==> flow/design.v <==
`timescale 1ns / 1ps
module dspl_drv_NexysA7(
    input reset,
    input clock,
    input [5:0] d1,
    input [5:0] d2,
    input [5:0] d3,
    input [5:0] d4,
    input [5:0] d5,
    input [5:0] d6,
    input [5:0] d7,
    input [5:0] d8,
    output [7:0] dec_cat,
    output [7:0] an
    );    
    reg [2:0] selected;
    always @(posedge clock) begin
        if(reset) begin
            selected <= 3'd0;
        end
        else begin
            if(timer1ms) begin
                selected <= selected + 3'd1;
            end
        end
    end
    reg [7:0] cathode;
    always @* begin
        case(selected)
            3'b000:  cathode = {segments[d1[4:1]], ~d1[0]};
            3'b001:  cathode = {segments[d2[4:1]], ~d2[0]};
            3'b010:  cathode = {segments[d3[4:1]], ~d3[0]};
            3'b011:  cathode = {segments[d4[4:1]], ~d4[0]};
            3'b100:  cathode = {segments[d5[4:1]], ~d5[0]};
            3'b101:  cathode = {segments[d6[4:1]], ~d6[0]};
            3'b110:  cathode = {segments[d7[4:1]], ~d7[0]};
            default: cathode = {segments[d8[4:1]], ~d8[0]};  
        endcase
    end
    reg [7:0] anode;
    always @* begin
        case(selected)
            3'b000:  anode = (d1[5] == 1'b1) ? 8'b0111_1111 : 8'b1111_1111; 
            3'b001:  anode = (d2[5] == 1'b1) ? 8'b1011_1111 : 8'b1111_1111;
            3'b010:  anode = (d3[5] == 1'b1) ? 8'b1101_1111 : 8'b1111_1111;
            3'b011:  anode = (d4[5] == 1'b1) ? 8'b1110_1111 : 8'b1111_1111;
            3'b100:  anode = (d5[5] == 1'b1) ? 8'b1111_0111 : 8'b1111_1111;
            3'b101:  anode = (d6[5] == 1'b1) ? 8'b1111_1011 : 8'b1111_1111;
            3'b110:  anode = (d7[5] == 1'b1) ? 8'b1111_1101 : 8'b1111_1111;
            default: anode = (d8[5] == 1'b1) ? 8'b1111_1110 : 8'b1111_1111;  
        endcase
    end
    wire [6:0] segments [15:0];
    assign segments[0] = 7'b1000000;
    assign segments[1] = 7'b1111001;
    assign segments[2] = 7'b0100100;
    assign segments[3] = 7'b0110000;
    assign segments[4] = 7'b0011001;
    assign segments[5] = 7'b0010010;
    assign segments[6] = 7'b0000010;
    assign segments[7] = 7'b1111000;
    assign segments[8] = 7'b0000000;
    assign segments[9] = 7'b0010000;
    assign segments[10] = 7'b0001000;
    assign segments[11] = 7'b0000011;
    assign segments[12] = 7'b1000110;
    assign segments[13] = 7'b0100001;
    assign segments[14] = 7'b0000110;
    assign segments[15] = 7'b0001110;
    reg timer1ms;
    reg [16:0] counter;
    always @(posedge clock) begin
        if(reset) begin
            timer1ms <=  1'b0;
            counter  <= 17'd0;
        end
        else begin
            if(counter == 17'd100_000) begin
                timer1ms <= 1'b1;
                counter <= 17'd0;
            end
            else begin
                timer1ms <= 1'b0;
                counter <= counter + 17'd1;
            end
        end
    end
    assign an = anode;
    assign dec_cat = cathode;
endmodule
module dm 
(
  input rst, clk,
  input [2:0] prog,
  input [1:0] modules,
  input [15:0] data_2,
  output [7:0] an, dec_ddp
);
dspl_drv_NexysA7 display (
  .clock(clk), 
  .reset(rst),
  .d1({1'd1, data_2[3:0], 1'd0}), 
  .d2({1'd1, data_2[7:4], 1'd0}), 
  .d3({1'd1, data_2[11:8], 1'd0}), 
  .d4({1'd1, data_2[15:12], 1'd0}), 
  .d5({1'd1, 2'd0, modules, 1'd0}), 
  .d6(6'd0), 
  .d7(6'd0), 
  .d8({2'b10, prog, 1'b0}),
  .an(an), 
  .dec_cat(dec_ddp)
);
endmodule
Tool chain data of dm
The steps from the RTL of dm to its reports follow in flow order.
Lines are those of the file above, counted from 1.
Operators carry their Yosys type and port widths (W data, S select, Z words).
Cell names lack the library's common part.
{"block": "setup", "top": "dm", "clock": "clk", "library": "sky130hd", "corner": "tt_025C_1v80"}

After elaboration
Source: Yosys, flattened and elaborated, memories not mapped. Widths are those after wreduce. Registers that Yosys merges into a memory's read port (data or address) are not register bits. Print and check cells do not count. Equal cells are merged and count once.
{"block": "op_classes", "n_addsub": 2, "eq_ne": 77, "mux": 9, "n_reduce_logical": 9}
{"block": "op_table", "cell": "$pmux W7 S16", "count": 4}
{"block": "op_table", "cell": "$eq A4 B4 Y1 const B", "count": 32}
{"block": "op_table", "cell": "$pmux W8 S6", "count": 2}
{"block": "op_table", "cell": "$eq A4 B3 Y1 const B", "count": 16}
{"block": "op_table", "cell": "$pmux W7 S8", "count": 1}
{"block": "op_table", "cell": "$eq A4 B2 Y1 const B", "count": 8}
{"block": "op_table", "cell": "$pmux W7 S4", "count": 1}
{"block": "op_table", "cell": "$logic_not A4 Y1", "count": 6}
{"block": "op_table", "cell": "$eq A3 B3 Y1 const B", "count": 7}
{"block": "op_table", "cell": "$add A17 B1 Y17 const B", "count": 1}
{"block": "op_table", "cell": "$eq A17 B17 Y1 const B", "count": 1}
{"block": "op_table", "cell": "$eq A4 B1 Y1 const B", "count": 4}
{"block": "op_table", "cell": "$eq A3 B2 Y1 const B", "count": 4}
{"block": "op_table", "cell": "$eq A3 B1 Y1 const B", "count": 2}
{"block": "op_table", "cell": "$eq A2 B2 Y1 const B", "count": 2}
{"block": "op_table", "cell": "$reduce_or A2 Y1", "count": 2}
{"block": "op_table", "cell": "$add A3 B1 Y3 const B", "count": 1}
{"block": "op_table", "cell": "$logic_not A3 Y1", "count": 1}
{"block": "op_table", "cell": "$eq A2 B1 Y1 const B", "count": 1}
{"block": "op_table", "cell": "$mux W1", "count": 1}
{"block": "word_totals", "reg_bits": 21, "input_bits": 23, "output_inout_bits": 16, "wordCells": 100}

Longest topological paths
Depth = most cells in a row (Yosys ltp): at word level without a register or memory, in the mapped netlist without a sequential cell, where the memories' decode and read muxes count.
{"block": "logic_depth", "ltp_word": 3, "abc_area": 0, "depth_mapped": 8, "ltp_nobuf": 7}

Synthesis result
The flow's flattened synthesis, as Yosys stat reports it; memories are mapped. The netlist is that of the ABC_AREA named above (0 if unset); the other value can give another one.
Totals and module areas in this step are rounded.
{"block": "synth_totals", "cells": 299, "mapped_area_um2": 2100, "sequential_area_um2": 420, "ffs": 21, "buffers": 28}
{"block": "by_type", "type": "dfxtp_1", "count": 21, "area_total_um2": 420.403}
{"block": "by_type", "type": "nor2_1", "count": 36, "area_total_um2": 135.13}
{"block": "by_type", "type": "xor2_1", "count": 14, "area_total_um2": 122.618}
{"block": "by_type", "type": "nand2_1", "count": 31, "area_total_um2": 116.362}
{"block": "by_type", "type": "ha_1", "count": 8, "area_total_um2": 100.096}
{"block": "by_type", "type": "o21ai_0", "count": 20, "area_total_um2": 100.096}
{"block": "by_type", "type": "xnor2_1", "count": 9, "area_total_um2": 78.826}
{"block": "by_type", "type": "buf_2", "count": 15, "area_total_um2": 75.072}
{"block": "by_type", "type": "nand3_1", "count": 14, "area_total_um2": 70.067}
{"block": "by_type", "type": "a21oi_1", "count": 13, "area_total_um2": 65.062}
{"block": "by_type", "type": "nand4_1", "count": 9, "area_total_um2": 56.304}
{"block": "by_type", "type": "o211ai_1", "count": 7, "area_total_um2": 52.55}
{"block": "by_type", "type": "nand2b_1", "count": 8, "area_total_um2": 50.048}
{"block": "by_type", "type": "a31oi_1", "count": 7, "area_total_um2": 43.792}
{"block": "by_type", "type": "buf_4", "count": 5, "area_total_um2": 37.536}
{"block": "by_type", "type": "nor2b_1", "count": 6, "area_total_um2": 37.536}
{"block": "by_type", "type": "o21a_1", "count": 5, "area_total_um2": 37.536}
{"block": "by_type", "type": "nand4b_1", "count": 4, "area_total_um2": 35.034}
Other cell types: 31; their cells: 67.
The figures by module come from a second, unflattened synthesis with its own total; it is not the netlist above.
{"block": "unflattened", "hier_cells": 448, "hier_area_um2": 3070}
Each row is one instance without its submodules.
{"block": "modules", "module": "dspl_drv_NexysA7", "n_inst": 1, "cells": 446, "area_um2": 3060, "seq_area_um2": 420}
{"block": "modules", "module": "dm", "n_inst": 1, "cells": 2, "area_um2": 7.5, "seq_area_um2": 0.0}

Timing after synthesis
Path of least setup slack by OpenSTA after synthesis, without wires, with an ideal clock, recovery checks aside; 20% of the period is set as input and as output delay. Where synthesis merged equal registers, the netlist keeps one of their names.
{"block": "synth_path", "kind": "reg-to-output", "start": "register display.selected[0]", "end": "output dec_ddp[3]", "tclk_ps": 3010, "output_delay_ps": 602, "launch_ps": 0, "arrival_time_ps": 1794, "required_time_ps": 2408, "slack_ps": 614, "delay_ps": 1794, "stages": 7, "n_path_buf": 1, "period_less_setup_slack_ps": 2396}
"delay_ps" = arrival - input delay + setup time.
A path that ends at an output port has no setup time.
"stages": output pins that drive a net of the path, with the launching flip-flop's if there is one; two outputs of one cell count as two.
"period_less_setup_slack_ps" = period - worst setup slack (recovery checks aside). The figure is calculated, with input and output delays left at 20% of the set period.
Between the ends stands the longest chain of elaborated cells between them, by number of cells; it is not shown to be the way that was timed. Of several equally long chains one is given.
A line is the first line of the expression or statement that the cell stems from. Yosys adds cells for indexed reads and writes and turns some case tables into memories.
{"block": "synth_via", "path_cell_list": "dfxtp_1 inv_1 ha_1 buf_6 nor4_4 inv_2 o311ai_0", "elab_chain_cells": 3, "cone_cells": 9, "cone_classes": "eq/ne (6); mux (1); reduce/logical (2)"}
{"block": "synth_lines", "item": "start, declared", "line": 16, "rtl": "reg [2:0] selected;"}
{"block": "synth_lines", "item": "start, assigned", "line": 19, "rtl": "selected <= 3'd0;"}
{"block": "synth_lines", "item": "start, assigned", "line": 23, "rtl": "selected <= selected + 3'd1;"}
{"block": "synth_lines", "item": "$eq A3 B3 Y1", "line": 29, "rtl": "case(selected)"}
{"block": "synth_lines", "item": "$reduce_or A2 Y1"}
{"block": "synth_lines", "item": "$pmux W8 S6", "line": 29}
{"block": "synth_lines", "item": "end, declared", "line": 97, "rtl": "output [7:0] an, dec_ddp"}
Nets of the timed path that keep an RTL name, with a line that drives or declares them; the list need not be complete.
{"block": "synth_named_nets", "net": "an[0]", "line": 42, "rtl": "case(selected)"}

Path in the finished layout
From the final timing report of record 2: the path of least setup slack in the routed layout; clock arrival at registers is part of the times.
The path's times are printed in steps of 10 ps; the period is the one set.
{"block": "layout_path", "kind": "input-to-output", "start": "input prog[2]", "end": "output dec_ddp[6]", "tclk_ps": 1890, "input_delay_ps": 380, "output_delay_ps": 380, "launch_ps": 380, "arrival_time_ps": 1900, "required_time_ps": 1510, "slack_ps": -380, "stages": 7, "n_path_buf": 2}
Between the ends stands the longest chain of elaborated cells between them, by number of cells; it is not shown to be the way that was timed. Of several equally long chains one is given.
{"block": "layout_via", "path_cell_list": "clkdlybuf4s50_1 nand2b_1 nor2b_1 o31ai_2 a21oi_1 nand4_1 buf_2", "elab_chain_cells": 3, "cone_cells": 10, "lines_between": 2, "cone_classes": "eq/ne (7); mux (2); reduce/logical (1)"}
{"block": "layout_lines", "item": "start, declared", "line": 94, "rtl": "input [2:0] prog,"}
{"block": "layout_lines", "item": "$eq A3 B3 Y1", "line": 37, "rtl": "default: cathode = {segments[d8[4:1]], ~d8[0]};"}
{"block": "layout_lines", "item": "$pmux W7 S8", "line": 37}
{"block": "layout_lines", "item": "$pmux W8 S6", "line": 29, "rtl": "case(selected)"}
{"block": "layout_lines", "item": "end, declared", "line": 97, "rtl": "output [7:0] an, dec_ddp"}

FLOW RESULTS
============

Module dm, platform sky130hd: 2 stored runs of the flow (Yosys, OpenROAD) with differing settings, in no particular order. Input and output delays are each 20% of the period that was set; the output load is 0.01 pF.
"achieved_clock_period_ps" = clock period - worst setup slack. The figure is calculated, with input and output delays left at 20% of the set period.
"worst_path_time_ps": the worst setup path's part of the clock period (all of it between registers, 20% less for each end at a port) less its slack. A launch clock that arrives late makes it longer, a capture clock that arrives late makes it shorter.
By "power_total_mw" is meant OpenSTA's value without simulated activity: inputs other than the clock are taken to toggle once in ten clock periods, and the tool carries that through the logic.
"worst_path_time_ps" is given in steps of 10 ps.
The measured numbers are rounded.

{"run": "record 1", "settings": { "period_ns": 1.25, "CORE_UTILIZATION": 54, "PLACE_DENSITY": 0.59, "CELL_PAD_IN_SITES_GLOBAL_PLACEMENT": 1, "CELL_PAD_IN_SITES_DETAIL_PLACEMENT": 2, "ABC_AREA": 1, "GPL_ROUTABILITY_DRIVEN": 1, "CTS_CLUSTER_SIZE": 66, "SLEW_MARGIN": 0, "CAP_MARGIN": 20, "CORE_MARGIN": 2 }, "outcome": "did not finish, placement stopped with GPL-0301"}
{"run": "record 2", "settings": { "period_ns": 1.89, "CORE_UTILIZATION": 53, "SETUP_SLACK_MARGIN": 0.08, "PLACE_DENSITY": 0.93, "CORE_ASPECT_RATIO": 1.47, "ABC_AREA": 0, "GPL_TIMING_DRIVEN": 1, "CTS_CLUSTER_SIZE": 68, "CTS_CLUSTER_DIAMETER": 179, "SLEW_MARGIN": 30, "MAX_ROUTING_LAYER": "met5", "CAP_MARGIN": 20, "CORE_MARGIN": 2 }, "results": { "power_total_mw": 1.14, "final_setup_tns_ps": -3690, "worst_setup_slack_ps": -385, "design.die.area_um2": 4490, "worst_path_time_ps": 1520, "worst_setup_path_type": "input-to-output", "ws_hold_ps": 478, "yosys_chip_area_um2": 2100, "achieved_clock_period_ps": 2275, "finish.stdcell_area_um2": 3150 }}
